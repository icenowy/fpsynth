==> flow/design.v <==
module i2s_transmitter(
	input clk48m,
	input rst,
	input [15:0]signal,
	output mclk,
	output sclk,
	output lrclk,
	output dout
);
reg cur_mclk;
reg cur_sclk;
reg cur_lrclk;
reg cur_dout;
reg [128:0] counter;
reg [15:0] out_signal;
always @(posedge clk48m or posedge rst) begin
	if (rst) begin
		counter <= 0;
		cur_mclk <= 0;
		cur_sclk <= 0;
		cur_lrclk <= 0;
		cur_dout <= 0;
	end else begin
		if (counter[0] == 1'b0) begin
			cur_mclk <= ~cur_mclk;
		end
		if (counter[3:0] == 4'b0) begin
			if (cur_sclk == 1) begin
				cur_dout <= out_signal[15-counter[8:5]];
			end
			cur_sclk <= ~cur_sclk;
		end
		if (counter[8:0] == 9'b0) begin
			if (cur_lrclk == 1) begin
				out_signal <= {signal[15], signal[15], signal[15:2]};
			end
			cur_lrclk <= ~cur_lrclk;
		end
		counter <= counter + 1;
	end
end
assign mclk = cur_mclk;
assign sclk = cur_sclk;
assign lrclk = cur_lrclk;
assign dout = cur_dout;
endmodule
---- From RTL to reports: i2s_transmitter ----
The steps from the RTL of i2s_transmitter to its reports follow in flow order.
Line numbers count from 1 in the design file above.
Cell names lack the library's common part.
The mark - stands for no value.
inputs
  design top .............................. i2s_transmitter
  clock input ............................. clk48m
  cell library ............................ sky130hd
  library corner .......................... tt_025C_1v80

---- Word level ----
Yosys after proc, flatten, opt, wreduce and memory -nomap, before mapping. Enables and synchronous resets that opt folds into registers are not counted as muxes. Memory bits, and registers merged into a memory's read port (data or address), are not among the register bits. Print and check cells are not counted. Equal cells are merged and count once.
cells by class
  add/subtract/negate cells ............... 2
  $mul .................................... 0
  div/mod/pow operators ................... 0
  $lt $le $gt $ge ......................... 0
  equality and inequality tests ........... 0
  shifts and indexed selects .............. 1
  muxes and demuxes ....................... 0
  bitwise gates (word level) .............. 4
  reduce/logical cells .................... 4
operators with widths
  cell                                                         count
  129-bit by 1-bit adder with 129-bit output with constant B   1
  16-bit by 5-bit variable part select with 1-bit output       1
  9-bit logical NOT                                            1
  4-bit by 4-bit subtractor with 5-bit output with constant A  1
  1-bit NOT                                                    4
  4-bit logical NOT                                            1
  3-bit AND reduction                                          1
  2-bit AND reduction                                          1
storage and ports
  bits in registers ....................... 147
  latch bits .............................. 0
  bits in writable memories ............... 0
  bits in read-only memories .............. 0
  clocked read ports x word width ......... 0
  memories ................................ 0
  input bits .............................. 18
  output and inout port bits .............. 4

---- Depth ----
Yosys ltp: most cells in a row. Word level: on the elaborated netlist, between registers, memories and ports. Mapped: between sequential cells and ports; inverters and the memories' decode and read muxes count.
logic depth
  depth in word-level cells ............... 2
  ABC_AREA ................................ 0
  depth in mapped cells ................... 6
  gate-level depth less buffers ........... 6

---- Netlist ----
Source: synth_stat.txt of the flow (Yosys; design flattened, memories mapped). It holds for the ABC_AREA given above (unset counts as 0); a run with the other value may have another netlist.
cells by type
  cell      count  total area (µm²)
  edfxtp_1  14     420.403
  dfrtp_1   13     325.312
  xnor2_1   7      61.309
  mux2i_1   4      40.038
  nand3_1   7      35.034
  xor2_1    3      26.275
  ha_1      2      25.024
  and3_1    3      18.768
  buf_4     2      15.014
  nand2_1   4      15.014
  nand3b_1  2      15.014
  nor3b_2   1      12.512
  inv_1     3      11.261
  mux2_1    1      11.261
  mux2_2    1      11.261
  a21oi_1   2      10.01
  nor3_1    2      10.01
  a31o_1    1      8.758
Not listed: further types 8, cells in them 9.
synthesis totals
  cell count .............................. 81
  mapped area ............................. 1128.6 µm²
  sequential part of the area ............. 745.7 µm²
  flip-flops .............................. 27
  buffers ................................. 4

---- Path before layout ----
Source: OpenSTA report_checks on the synthesized netlist (no wires, ideal clock, input and output delay 20% of the period each), path of least setup slack; recovery checks are left aside. Register names are those of the netlist, which keeps one name where synthesis merged equal registers.
timing post-synthesis
  path kind ............................... input port to flip-flop
  from .................................... input rst
  to ...................................... register out_signal[0]
  clock period ............................ 5.54 ns
  external input delay .................... 1.108 ns
  launch time at the first pin ............ 1.108 ns
  arrival time ............................ 2.218 ns
  data required time ...................... 5.134 ns
  path slack .............................. 2.916 ns
  delay of the path ....................... 1.516 ns
  driving pins on the path ................ 1
  buffers on the path ..................... 0
  synthesis period reached ................ 2.624 ns
"delay of the path" is the arrival time less input delay plus setup time.
"driving pins on the path": output pins that drive a net of the path, with the launching flip-flop's if there is one; two outputs of one cell count as two.
"synthesis period reached" = period - worst setup slack (recovery checks aside). The figure is calculated, with input and output delays left at 20% of the set period.
Between the ends stands the longest chain of elaborated cells between them, by number of cells; it is not shown to be the way that was timed. Of several equally long chains one is given.
Each line given opens the expression or statement behind the cell; cells for indexed reads and writes are added by Yosys, which also makes memories of some case tables.
between the ends, post-synthesis
  path through ............................ nor3b_1
  length of the longest elaborated chain .. 2
ends and longest elaborated chain, post-synthesis
  element              line  RTL
  start, declared      3     input rst,
  1-bit NOT            -
  3-bit AND reduction  -
  end, assigned        35    out_signal <= {signal[15], signal[15], signal[15:2]};
  end, declared        15    reg [15:0] out_signal;

---- Worst path after layout ----
From the final timing report of stored run 1: the path of least setup slack in the routed layout; clock arrival at registers is part of the times.
timing after layout
  path kind ............................... flip-flop to flip-flop
  from .................................... register counter[0]
  to ...................................... register out_signal[7]
  clock period ............................ 3.31 ns
  launch time at the first pin ............ 0.27 ns
  arrival time ............................ 2.14 ns
  data required time ...................... 3.29 ns
  path slack .............................. 1.15 ns
  driving pins on the path ................ 7
  buffers on the path ..................... 1
Between the ends stands the longest chain of elaborated cells between them, by number of cells; it is not shown to be the way that was timed. Of several equally long chains one is given.
between the ends, after layout
  path through ............................ dfrtp_1 inv_1 ha_1 nor3b_2 nand3_1 nor3b_2 buf_4
  length of the longest elaborated chain .. 2
ends and longest elaborated chain, after layout
  element              line  RTL
  start, declared      14    reg [128:0] counter;
  start, assigned      18    counter <= 0;
  start, assigned      39    counter <= counter + 1;
  9-bit logical NOT    33    if (counter[8:0] == 9'b0) begin
  3-bit AND reduction  -
  end, assigned        35    out_signal <= {signal[15], signal[15], signal[15:2]};
  end, declared        15    reg [15:0] out_signal;

Memo
Re: implementation data of i2s_transmitter

2 stored runs of i2s_transmitter in the flow (synthesis by Yosys, layout by OpenROAD, sky130hd cells), in arbitrary order. Constraints: input delay and output delay 20% of the set period each, output load 0.01 pF.

======== stored run 1 ========
==> flow/run.sh <==
#!/bin/bash
# the make line also repeats the synthesis and layout settings of config.mk as NAME=value (left out here)
make -C /OpenROAD-flow-scripts/flow DESIGN_CONFIG=/design/flow/config.mk WORK_HOME=/design/flow/orfs CLKGATE_MAP_FILE= finish
==> flow/config.mk <==
export PLATFORM = sky130hd
export DESIGN_NAME = i2s_transmitter
export DESIGN_NICKNAME = i2s_transmitter
export VERILOG_FILES = /design/flow/design.v
export SDC_FILE = /design/flow/constraint.sdc
export NUM_CORES = 4
export LEC_CHECK = 0
export CAP_MARGIN = 35
export CELL_PAD_IN_SITES_GLOBAL_PLACEMENT = 0
export CORE_ASPECT_RATIO = 0.72
export CORE_MARGIN = 7
export CORE_UTILIZATION = 16
export CTS_CLUSTER_DIAMETER = 77
export GPL_TIMING_DRIVEN = 0
export PLACE_DENSITY_LB_ADDON = 0.21
export SLEW_MARGIN = 25
export TNS_END_PERCENT = 45
==> flow/constraint.sdc <==
create_clock -name core_clock -period 3.31 [get_ports {clk48m}]
set_input_delay 0.6620 -clock core_clock [delete_from_list [all_inputs] [get_ports {clk48m}]]
set_output_delay 0.6620 -clock core_clock [all_outputs]
set_load 0.01 [all_outputs]

-------- measured, stored run 1 --------
  smallest setup slack .................... 1.149 ns
  area of the synthesized netlist ......... 1128.6 µm²
  utilization after layout ................ 22.3 %
  die area ................................ 9633.2 µm²

======== stored run 2 ========
==> flow/run.sh <==
#!/bin/bash
# the make line also repeats the synthesis and layout settings of config.mk as NAME=value (left out here)
make -C /OpenROAD-flow-scripts/flow DESIGN_CONFIG=/design/flow/config.mk WORK_HOME=/design/flow/orfs CLKGATE_MAP_FILE= finish
==> flow/config.mk <==
export PLATFORM = sky130hd
export DESIGN_NAME = i2s_transmitter
export DESIGN_NICKNAME = i2s_transmitter
export VERILOG_FILES = /design/flow/design.v
export SDC_FILE = /design/flow/constraint.sdc
export NUM_CORES = 4
export LEC_CHECK = 0
export ABC_AREA = 0
export CAP_MARGIN = 20
export CORE_MARGIN = 2
export CORE_UTILIZATION = 33
export GPL_ROUTABILITY_DRIVEN = 0
export GPL_TIMING_DRIVEN = 1
export MIN_ROUTING_LAYER = met2
export SETUP_SLACK_MARGIN = -0.1
export SLEW_MARGIN = 10
export TNS_END_PERCENT = 25
==> flow/constraint.sdc <==
create_clock -name core_clock -period 2.17 [get_ports {clk48m}]
set_input_delay 0.4340 -clock core_clock [delete_from_list [all_inputs] [get_ports {clk48m}]]
set_output_delay 0.4340 -clock core_clock [all_outputs]
set_load 0.01 [all_outputs]

-------- measured, stored run 2 --------
  smallest setup slack .................... 0.303 ns
  area of the synthesized netlist ......... 1128.6 µm²
  utilization after layout ................ 42.0 %
  die area ................................ 3903.8 µm²
