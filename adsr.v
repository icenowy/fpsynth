==> flow/design.v <==
module adsr(
	input clk48m,
	input rst,
	input trigger,
	input dehold,
	output [15:0] scale
);
reg [31:0]attack_clocks_latched = 32'd240;
reg [31:0]decay_clocks_latched = 32'd1920;
reg [15:0]sustain_scale_latched = 16'h8000;
reg [31:0]retain_clocks_latched = 32'd240;
reg [15:0]current_scale;
reg [15:0]counter;
reg [2:0]state;
always @(posedge clk48m or posedge rst) begin
	if (rst) begin
		attack_clocks_latched <= 32'd240;
		decay_clocks_latched <= 32'd1920;
		sustain_scale_latched <= 16'h8000;
		retain_clocks_latched <= 32'd240;
		current_scale <= 0;
		counter <= 0;
		state <= 0;
	end else begin
		if (trigger) begin
			state <= 3'b001;
			counter <= 0;
			current_scale <= 0;
		end else if (dehold) begin
			case (state)
			3'b001, 3'b010, 3'b011: begin
				state <= 3'b100;
				counter <= 0;
			end
			endcase
		end else begin
			case (state)
			3'b000: begin
				current_scale <= 0;
				counter <= 0;
			end
			3'b001: begin
				if (counter >= attack_clocks_latched) begin
					if (current_scale == 16'hffff) begin
						state <= 3'b010;
					end else begin
						current_scale <= current_scale + 1;
					end
					counter <= 0;
				end else begin
					counter <= counter + 1;
				end
			end
			3'b010: begin
				if (counter >= decay_clocks_latched) begin
					if (current_scale <= sustain_scale_latched) begin
						state <= 3'b011;
					end else begin
						current_scale <= current_scale - 1;
					end
					counter <= 0;
				end else begin
					counter <= counter + 1;
				end
			end
			3'b011: begin
				counter <= 0;
			end
			3'b100: begin
				if (counter >= retain_clocks_latched) begin
					if (current_scale == 0) begin
						state <= 3'b000;
					end else begin
						current_scale <= current_scale - 1;
					end
					counter <= 0;
				end else begin
					counter <= counter + 1;
				end
			end
			default: begin
				state <= 3'b000;
				counter <= 0;
			end
			endcase
		end
	end
end
assign scale = current_scale;
endmodule
Step by step through the tools: adsr --
What the tools print for adsr, step after step. Lines are those of the file above, counted from 1. Operators: Yosys type, input widths -> output width; for muxes data width and select width s. A cell with n/a has no value.
Set-up: top module adsr, clock clk48m, standard-cell library sky130hd, library corner tt_025C_1v80

Word level --
Source: Yosys, flattened and elaborated, memories not mapped. Widths are those after wreduce. Registers that Yosys merges into a memory's read port (data or address) are not register bits. Print and check cells do not count. Equal cells are merged and count once.
Storage and ports: register bits after elaboration 35, input bits 4
Operators by class: order comparisons 3, add/sub/neg operators 3, reduce/logical cells 8, multiplexer cells 25, eq/ne operators 20
Operator list (count):
- $mux 16 | 13
- $pmux 16 s4 | 1
- $add 16x1->16 const B | 2
- $pmux 16 s2 | 1
- $mux 3 | 9
- $ne 4x4->1 const B | 6
- $ne 3x3->1 const B | 6
- $sub 16x1->16 const B | 1
- $ge 16x11->1 const B | 1
- $le 16x16->1 const B | 1
- $eq 16x16->1 const B | 1
- $ge 16x8->1 const B | 1
- $logic_not 16->1 | 1
- $reduce_and 8->1 | 2
- $pmux 3 s4 | 1
- $eq 3x2->1 const B | 2
- $reduce_bool 5->1 | 1
- $reduce_or 2->1 | 2
- $eq 3x1->1 const B | 1
- $ne 3x1->1 const B | 1
- $ne 3x2->1 const B | 1
- $eq 3x3->1 const B | 1
- $logic_not 3->1 | 1
- $reduce_or 3->1 | 1
- $ne 2x2->1 const B | 1

Depth --
Longest topological path by Yosys (ltp), each cell counted once; first at word level (registers and memories cut), then after technology mapping (sequential cells cut; the memories' decode and read muxes count).
Logic depth: depth after elaboration 6, ABC_AREA 0, mapped depth 11, mapped depth without buffers 10

Netlist --
Yosys stat after the flow's synthesis: flattened, memories mapped to cells. It holds for the ABC_AREA given above (unset counts as 0); a run with the other value may have another netlist.
Mapped netlist: area of sequential cells 927.1 µm², mapped area 2404.8 µm², buffers 7, flip-flop cells 37, mapped cells 265
Cells by type:
- sky130_fd_sc_hd__dfrtp_1 | count 36, area in all 900.864 µm²
- sky130_fd_sc_hd__ha_1 | count 17, area in all 212.704 µm²
- sky130_fd_sc_hd__nand2_1 | count 24, area in all 90.086 µm²
- sky130_fd_sc_hd__nand3_1 | count 15, area in all 75.072 µm²
- sky130_fd_sc_hd__a22o_1 | count 8, area in all 70.067 µm²
- sky130_fd_sc_hd__xnor2_1 | count 8, area in all 70.067 µm²
- sky130_fd_sc_hd__nor2_1 | count 18, area in all 67.565 µm²
- sky130_fd_sc_hd__o31ai_1 | count 9, area in all 67.565 µm²
- sky130_fd_sc_hd__a21oi_1 | count 12, area in all 60.058 µm²
- sky130_fd_sc_hd__and3_1 | count 9, area in all 56.304 µm²
- sky130_fd_sc_hd__nand4_1 | count 9, area in all 56.304 µm²
- sky130_fd_sc_hd__o21ai_0 | count 11, area in all 55.053 µm²
- sky130_fd_sc_hd__o21ai_1 | count 11, area in all 55.053 µm²
- sky130_fd_sc_hd__a21o_1 | count 7, area in all 52.55 µm²
- sky130_fd_sc_hd__xor2_1 | count 6, area in all 52.55 µm²
- sky130_fd_sc_hd__nor3_1 | count 9, area in all 45.043 µm²
- sky130_fd_sc_hd__nor4_1 | count 6, area in all 37.536 µm²
- sky130_fd_sc_hd__dfstp_2 | count 1, area in all 26.275 µm²
Other cell types: 31; their cells: 49.

Timing after synthesis --
OpenSTA on the mapped netlist: ideal clock, no wires. The path of least setup slack (recovery checks aside). Input and output delay are each 20% of the period. Register names are those of the netlist, which keeps one name where synthesis merged equal registers.
Timing path post-synthesis: kind reg-to-reg, start point register state, end point register current_scale[13], path delay 2.933 ns, path slack 2.167 ns, time at the first pin 0.000 ns, buffers on the path 1, arrival time 2.812 ns, stages 12, period 5.1 ns, synthesis period reached 2.933 ns
"path delay" is the arrival time less input delay plus setup time. "stages": output pins that drive a net of the path, with the launching flip-flop's if there is one; two outputs of one cell count as two. "synthesis period reached" is the clock period less the worst setup slack; recovery checks do not enter. This is arithmetic on one report: input and output delays are still those of the set period (20% each). An end named without its bit number is one bit of that signal or, where synthesis recoded a state register, one of its new flip-flops. At most two assigning lines are given for a register; there are more.
On the way, post-synthesis: cell sequence sky130_fd_sc_hd__dfrtp_1 sky130_fd_sc_hd__or2_2 sky130_fd_sc_hd__clkbuf_1 sky130_fd_sc_hd__ha_1 sky130_fd_sc_hd__a211o_1 sky130_fd_sc_hd__o221ai_2 sky130_fd_sc_hd__nand3_1 sky130_fd_sc_hd__a41o_1 sky130_fd_sc_hd__a21o_1 sky130_fd_sc_hd__a21oi_2 sky130_fd_sc_hd__xnor2_1 sky130_fd_sc_hd__a22o_1
RTL lines, path post-synthesis:
- start: declaration | RTL line 14 | reg [2:0]state;
- start: assignment | RTL line 23 | state <= 0;
- start: assignment | RTL line 26 | state <= 3'b001;
- end: assignment | RTL line 47 | current_scale <= current_scale + 1;
- end: assignment | RTL line 59 | current_scale <= current_scale - 1;
- end: declaration | RTL line 12 | reg [15:0]current_scale;
No chain of elaborated cells between the ends is given.

Worst path after layout --
From the final timing report of job 2: the path of least setup slack in the routed layout; clock arrival at registers is part of the times.
Timing path after layout: kind reg-to-reg, start point register state, end point register current_scale[15], arrival time 3.26 ns, period 4.67 ns, stages 10, path slack 1.60 ns, buffers on the path 0, time at the first pin 0.30 ns
An end named without its bit number is one bit of that signal or, where synthesis recoded a state register, one of its new flip-flops. At most two assigning lines are given for a register; there are more.
On the way, after layout: cell sequence sky130_fd_sc_hd__dfrtp_1 sky130_fd_sc_hd__or2_2 sky130_fd_sc_hd__ha_1 sky130_fd_sc_hd__a211o_1 sky130_fd_sc_hd__o221ai_2 sky130_fd_sc_hd__nand3_1 sky130_fd_sc_hd__a41o_1 sky130_fd_sc_hd__a211oi_1 sky130_fd_sc_hd__o21bai_1 sky130_fd_sc_hd__a22o_1
RTL lines, path after layout:
- start: declaration | RTL line 14 | reg [2:0]state;
- start: assignment | RTL line 23 | state <= 0;
- start: assignment | RTL line 26 | state <= 3'b001;
- end: assignment | RTL line 47 | current_scale <= current_scale + 1;
- end: assignment | RTL line 59 | current_scale <= current_scale - 1;
- end: declaration | RTL line 12 | reg [15:0]current_scale;
No chain of elaborated cells between the ends is given.

FLOW RESULTS
============

Settings and measured results of 2 stored flow runs for module adsr (sky130hd), not sorted in any way. The constraints put input and output delay at 20% of the set period each and load the outputs with 0.01 pF.
"reached clock period" = clock period - worst setup slack. The figure is calculated, with input and output delays left at 20% of the set period.
By "time on the worst setup path" is meant the share of the clock period that the worst setup path is allowed (20% is reserved at inputs, 20% at outputs), minus its slack. Clock arrival times at its registers enter into it.
"overall power" is the tool's figure for a default switching activity; nothing was simulated.

* Job 1 | settings: period_ns 3.83; CORE_UTILIZATION 68; SETUP_SLACK_MARGIN -0.09; PLACE_DENSITY_LB_ADDON 0.09; CELL_PAD_IN_SITES_GLOBAL_PLACEMENT 3; TNS_END_PERCENT 35; ABC_AREA 1; GPL_TIMING_DRIVEN 0; GPL_ROUTABILITY_DRIVEN 1; CTS_CLUSTER_SIZE 14; SLEW_MARGIN 10; CAP_MARGIN 20; CORE_MARGIN 2 | no final report: placement broke off with FLW-0024
* Job 2 | settings: period_ns 4.67; CORE_UTILIZATION 25; SETUP_SLACK_MARGIN 0.97; CORE_ASPECT_RATIO 1.05; CORE_MARGIN 3; TNS_END_PERCENT 90; GPL_ROUTABILITY_DRIVEN 1; CAP_MARGIN 40; SLEW_MARGIN 40; MIN_ROUTING_LAYER met2; MAX_ROUTING_LAYER met5 | results: synthesis area 2404.8 µm²; die area 10832.6 µm²; standard-cell area of the final layout 2836.5 µm²; utilization in the final report 30.4%; setup slack of the worst path 1.604 ns; total negative setup slack 0.000 ns; worst hold slack in the final report 0.483 ns; overall power 783.5 µW; reached clock period 3.066 ns; time on the worst setup path 3.07 ns; worst path kind reg-to-reg
